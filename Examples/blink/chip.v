==> flow/design.v <==
module blink(input clk, output led);
	reg [24:0] count;
	assign led = count[24];
	always @(posedge clk)
		count <= count + 1;
endmodule
module chip (
    input  clk,
    output [3:0] led
  );
  assign led[2:0] = 3'b111;
  blink my_blink (
    .clk   (clk),
    .led (led[3])
  );
endmodule
* Tool chain data of chip *
What the tools print for chip, step after step.
Line numbers count from 1 in the design file above.
Operators carry their Yosys type and port widths (W data, S select, Z words).
Cell names lack the library's common part.
A cell with - has no value.

inputs
  design top = chip
  clock input = clk
  library = sky130hd
  corner = tt_025C_1v80

* After elaboration *
Yosys after proc, flatten, opt, wreduce and memory -nomap, before mapping. Enables and synchronous resets that opt folds into registers are not counted as muxes. Memory bits, and registers merged into a memory's read port (data or address), are not among the register bits. Print and check cells are not counted. Equal cells are merged and count once.

storage and ports
  flip-flop bits (word level) = 25
  output and inout port bits = 4
  word-level cells = 2
  input bits = 1

operators by class
  $add $sub $neg = 1

operators by type and width
  cell                     count
  $add A25 B1 Y25 const B  1

* Logic depth *
Depth = most cells in a row (Yosys ltp): at word level without a register or memory, in the mapped netlist without a sequential cell, where the memories' decode and read muxes count.

logic depth
  depth after elaboration = 1
  ABC_AREA = 0
  depth in mapped cells = 5
  depth with buffers taken out = 5

* Netlist *
The flow's flattened synthesis, as Yosys stat reports it; memories are mapped. The netlist is that of the ABC_AREA named above (0 if unset); the other value can give another one.
The area totals of this step are shown rounded.

synthesis totals
  sequential area = 500 um2
  cells in the netlist = 90
  buffers = 4
  cell area after synthesis = 1,010 um2
  mapped flip-flops = 25

cells by type
  cell     count  total area (um2)
  dfxtp_1  25     500.48
  xnor2_1  15     131.376
  xor2_1   8      70.067
  nand3_1  9      45.043
  nand4_4  2      42.541
  nor4_4   2      42.541
  and3_1   5      31.28
  buf_4    4      30.029
  nand4_1  4      25.024
  and4_1   2      17.517
  nand3_4  1      17.517
  nand2_1  4      15.014
  nor2_1   4      15.014
  ha_1     1      12.512
  and3_2   1      7.507
  inv_1    2      7.507
  conb_1   1      3.754

By module: a second synthesis without flattening, with its own total; a netlist apart from the flattened one above.

second synthesis, totals
  cell total of the unflattened synthesis = 89
  area (unflattened synthesis) = 1,010 um2

Rows give one instance, submodules left out.

modules
  module  seq. area (um2)  area (um2)  instances  cells
  blink   500              981         1          85
  chip    0.0              26.3        1          4

* Timing after synthesis *
OpenSTA on the mapped netlist: ideal clock, no wires. The path of least setup slack (recovery checks aside). Input and output delay are each 20% of the period. Register names are those of the netlist, which keeps one name where synthesis merged equal registers.

path post-synthesis
  path kind = reg-to-reg
  start = register my_blink.count[0]
  end = register my_blink.count[24]
  delay of the path = 1.385 ns
  arrival time = 1.267 ns
  period = 1.68 ns
  launch time at the first pin = 0.000 ns
  library setup time = 0.118 ns
  buffers on the path = 0
  required time = 1.562 ns
  setup slack = 0.295 ns
  driving pins on the path = 6
  synthesis period reached = 1.385 ns

"delay of the path" is the arrival time less input delay plus setup time.
"driving pins on the path" counts driving pins, that of a launching flip-flop among them; a cell with two outputs on the path counts twice.
"synthesis period reached" = period - worst setup slack (recovery checks aside). The figure is calculated, with input and output delays left at 20% of the set period.
The rows between start and end are the longest chain of elaborated cells between them; the timing report does not say that the signal goes this way. Where chains are equally long, one stands for them.
A line is the first line of the expression or statement that the cell stems from. Yosys adds cells for indexed reads and writes and turns some case tables into memories.

between the ends, post-synthesis
  path through = dfxtp_1 -> ha_1 -> nand3_1 -> nor4_4 -> nand4_1 -> xnor2_1
  cells in the longest elaborated chain = 1
  elaborated cells between the ends (all ways) = 1
  source lines of those cells = 1
  classes of those cells = 1 x add/sub

RTL lines, path post-synthesis
  what             line  text
  start, declared  2     reg [24:0] count;
  start, assigned  5     count <= count + 1;
  $add A25 B1 Y25  5
  end, assigned    5
  end, declared    2

* Worst path after layout *
Path of least setup slack in the final report of run A (OpenROAD, finished layout, wires in). Where an end is a register, its clock arrival counts in the times.

path post-layout
  path kind = reg-to-reg
  start = register my_blink.count[3]
  end = register my_blink.count[21]
  buffers on the path = 1
  library setup time = 0.09 ns
  driving pins on the path = 6
  arrival time = 1.60 ns
  setup slack = 0.06 ns
  launch time at the first pin = 0.30 ns
  period = 1.44 ns
  required time = 1.66 ns

The rows between start and end are the longest chain of elaborated cells between them; the timing report does not say that the signal goes this way. Where chains are equally long, one stands for them.

between the ends, post-layout
  path through = dfxtp_1 -> nand4_1 -> nor4_4 -> buf_4 -> nand4_1 -> xnor2_1
  cells in the longest elaborated chain = 1
  elaborated cells between the ends (all ways) = 1
  source lines of those cells = 1
  classes of those cells = 1 x add/sub

RTL lines, path post-layout
  what             line  text
  start, declared  2     reg [24:0] count;
  start, assigned  5     count <= count + 1;
  $add A25 B1 Y25  5
  end, assigned    5
  end, declared    2

==> results <==
Record of 2 stored runs of the RTL-to-layout flow on chip, platform sky130hd. The runs are unordered. Constraints: input delay and output delay 20% of the set period each, output load 0.01 pF.
"period achieved" is the run's clock period less its worst setup slack. It is reckoned from that one timing run; input and output delays stay at 20% of the period that was set.
"time on the worst setup path" = time allowed to the worst setup path (clock period - input delay - output delay, where it has them) - its slack; a late launch clock adds to it, a late capture clock takes from it.
By "power consumption" is meant OpenSTA's value without simulated activity: inputs other than the clock are taken to toggle once in ten clock periods, and the tool carries that through the logic.
The measured numbers are rounded.
A setting shown as n/a is not set for that run.

setting or result                      run A       run B
period_ns                              1.44        1.7
CORE_UTILIZATION                       48          34
CAP_MARGIN                             20          20
CORE_MARGIN                            2           2
SLEW_MARGIN                            20          5
SETUP_SLACK_MARGIN                     n/a         0.27
PLACE_DENSITY                          n/a         0.42
CORE_ASPECT_RATIO                      n/a         1.18
CELL_PAD_IN_SITES_GLOBAL_PLACEMENT     n/a         2
TNS_END_PERCENT                        n/a         90
GPL_ROUTABILITY_DRIVEN                 n/a         1
CTS_CLUSTER_DIAMETER                   n/a         264
MIN_ROUTING_LAYER                      n/a         met1
MAX_ROUTING_LAYER                      n/a         met5
power consumption (mW)                 0.998       0.845
post-synthesis cell area (um2)         1,010       1,010
lowest setup slack (ns)                0.061       0.278
die footprint (um2)                    2,500       3,440
final utilization (%)                  60.2        41.3
standard-cell area after layout (um2)  1,190       1,170
time on the worst setup path (ns)      1.38        1.42
worst path kind                        reg-to-reg  reg-to-reg
total negative setup slack (ns)        0.000       0.000
period achieved (ns)                   1.379       1.422
post-route worst hold slack (ns)       0.466       0.451
