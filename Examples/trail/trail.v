==> flow/design.v <==
module trail(input clk, output [3:0] leds);
	assign leds = led;
	reg [22:0] count;
	reg [3:0] led = 4'b1;
	always @(posedge clk) begin
    count <= count + 1;
    if (count[22]) begin
  	count <= 0;
  	led <= {~led[0], led[3:1]};
	  end
	end
endmodule
-- Tool chain data of trail
What the tools print for trail, step after step.
Line numbers count from 1 in the design file above.
Library cell names are shortened.
The mark n/a stands for no value.
- top: trail
- clock port: clk
- library: sky130hd
- corner: tt_025C_1v80

-- After elaboration
Yosys after proc, flatten, opt, wreduce and memory -nomap, before mapping. Enables and synchronous resets that opt folds into registers are not counted as muxes. Memory bits, and registers merged into a memory's read port (data or address), are not among the register bits. Print and check cells are not counted. Equal cells are merged and count once.
- noted register bits after elaboration: 27
- output and inout bits at 4
- noted word-level cells: 4
- bitwise operators: 1
- add/sub/neg operators: 1
- operators with widths (kind ; count):
    adder 23 x 1 -> 23 bit (second input constant) ; 1
    NOT 1 bit ; 1

-- Depth
Depth = most cells in a row (Yosys ltp): at word level without a register or memory, in the mapped netlist without a sequential cell, where the memories' decode and read muxes count.
- noted word-level depth: 1
- ABC_AREA at 0
- noted mapped depth: 6
- gate-level depth less buffers: 5

-- Netlist
Yosys stat after the flow's synthesis: flattened, memories mapped to cells. It holds for the ABC_AREA given above (unset counts as 0); a run with the other value may have another netlist.
- cell types (cell type ; count ; total area (um^2)):
    dfxtp_1 ; 23 ; 460.442
    edfxtp_1 ; 4 ; 120.115
    xnor2_1 ; 10 ; 87.584
    nor2_1 ; 17 ; 63.811
    nand3_1 ; 8 ; 40.038
    nor4_1 ; 5 ; 31.28
    o31ai_1 ; 4 ; 30.029
    or4_1 ; 4 ; 30.029
    xor2_1 ; 3 ; 26.275
    a21oi_1 ; 5 ; 25.024
    mux2_1 ; 2 ; 22.522
    nand4_4 ; 1 ; 21.27
    nor3_1 ; 4 ; 20.019
    inv_1 ; 5 ; 18.768
    nand4_1 ; 3 ; 18.768
    nor2b_1 ; 3 ; 18.768
    clkbuf_1 ; 4 ; 15.014
    nand2_1 ; 4 ; 15.014
Not listed: further types 8, cells in them 10.
- buffer cells at 4
- noted mapped cells: 119
- noted sequential area: 0.0005806 mm^2
- flip-flops at 27
- synthesis area: 0.0011411 mm^2

-- Path before layout
OpenSTA on the mapped netlist: ideal clock, no wires. The path of least setup slack (recovery checks aside). Input and output delay are each 20% of the period. Register names are those of the netlist, which keeps one name where synthesis merged equal registers.
- path type: register to register
- from: reg count[2]
- to: reg count[21]
- period at 2.29 ns
- noted setup time: 0.071 ns
- path slack at 0.467 ns
- noted data arrival time: 1.753 ns
- noted path delay: 1.824 ns
- required time: 2.219 ns
- time at the first pin at 0.000 ns
- noted stages on the path: 5
- noted synthesis period reached: 1.823 ns
"path delay" is the arrival time less input delay plus setup time.
"stages on the path": output pins that drive a net of the path, with the launching flip-flop's if there is one; two outputs of one cell count as two.
"synthesis period reached" = period - worst setup slack (recovery checks aside). The figure is calculated, with input and output delays left at 20% of the set period.
Between the ends stands the longest chain of elaborated cells between them, by number of cells; it is not shown to be the way that was timed. Of several equally long chains one is given.
A line is the first line of the expression or statement that the cell stems from. Yosys adds cells for indexed reads and writes and turns some case tables into memories.
- cells stage by stage: dfxtp_1 nand4_4 or4_4 or4_1 a21oi_1
- noted length of the longest elaborated chain: 1
- ends and longest elaborated chain, post-synthesis (item ; RTL line ; source):
    start: declaration ; 3 ; reg [22:0] count;
    start: assignment ; 6 ; count <= count + 1;
    start: assignment ; 8 ; count <= 0;
    adder 23 x 1 -> 23 bit ; 6 ;
    end: assignment ; 6 ;
    end: assignment ; 8 ;
    end: declaration ; 3 ;

-- Worst path after layout
Path of least setup slack in the final report of job 2 (OpenROAD, finished layout, wires in). Where an end is a register, its clock arrival counts in the times.
- path type: register to register
- from: reg count[11]
- to: reg count[21]
- period at 1.43 ns
- noted setup time: 0.06 ns
- noted data arrival time: 2.00 ns
- time at the first pin at 0.32 ns
- required time: 1.70 ns
- noted stages on the path: 5
- path slack at -0.30 ns
Between the ends stands the longest chain of elaborated cells between them, by number of cells; it is not shown to be the way that was timed. Of several equally long chains one is given.
- cells stage by stage: dfxtp_2 nand3_2 or4_4 or4_1 a21oi_1
- noted length of the longest elaborated chain: 1
- ends and longest elaborated chain, after layout (item ; RTL line ; source):
    start: declaration ; 3 ; reg [22:0] count;
    start: assignment ; 6 ; count <= count + 1;
    start: assignment ; 8 ; count <= 0;
    adder 23 x 1 -> 23 bit ; 6 ;
    end: assignment ; 6 ;
    end: assignment ; 8 ;
    end: declaration ; 3 ;

## Implementation results

Module trail, platform sky130hd: 2 stored runs of the flow (Yosys, OpenROAD) with differing settings, in no particular order. Input and output delays are each 20% of the period that was set; the output load is 0.01 pF.
"achieved period" means the clock period less the worst setup slack. The figure is calculated, with input and output delays left at 20% of the set period.
"critical path time" means the part of the period allowed to the worst setup path (the constraints hold back 20% at inputs and 20% at outputs) less its slack; where the path has registers, the arrival times of their clocks count too.
"overall power": no workload was simulated; the value follows from the tool's default switching activity.

Job 1
Settings were period_ns = 3.26; CORE_UTILIZATION = 61; SETUP_SLACK_MARGIN = 0.84; PLACE_DENSITY = 0.76; HOLD_SLACK_MARGIN = 0.28; CORE_MARGIN = 3; CELL_PAD_IN_SITES_GLOBAL_PLACEMENT = 3; GPL_TIMING_DRIVEN = 0; GPL_ROUTABILITY_DRIVEN = 0; CTS_CLUSTER_SIZE = 77; SLEW_MARGIN = 5; CAP_MARGIN = 20
- not finished: placement ended with error GPL-0301

Job 2
Settings were period_ns = 1.43; CAP_MARGIN = 20; CORE_MARGIN = 2; CORE_UTILIZATION = 40; SLEW_MARGIN = 20
- die footprint at 0.0032959 mm^2
- noted the overall power: 1.096 mW
- noted the chip area in the Yosys report: 0.0011411 mm^2
- noted the standard-cell area after layout: 0.0016566 mm^2
- critical path time at 1.73 ns
- worst setup path type: register to register
- noted the post-route utilization: 60.6%
- final worst hold slack at 0.455 ns
- noted the setup slack of the worst path: -0.303 ns
- noted the achieved period: 1.733 ns
- noted the setup total negative slack: -1.478 ns
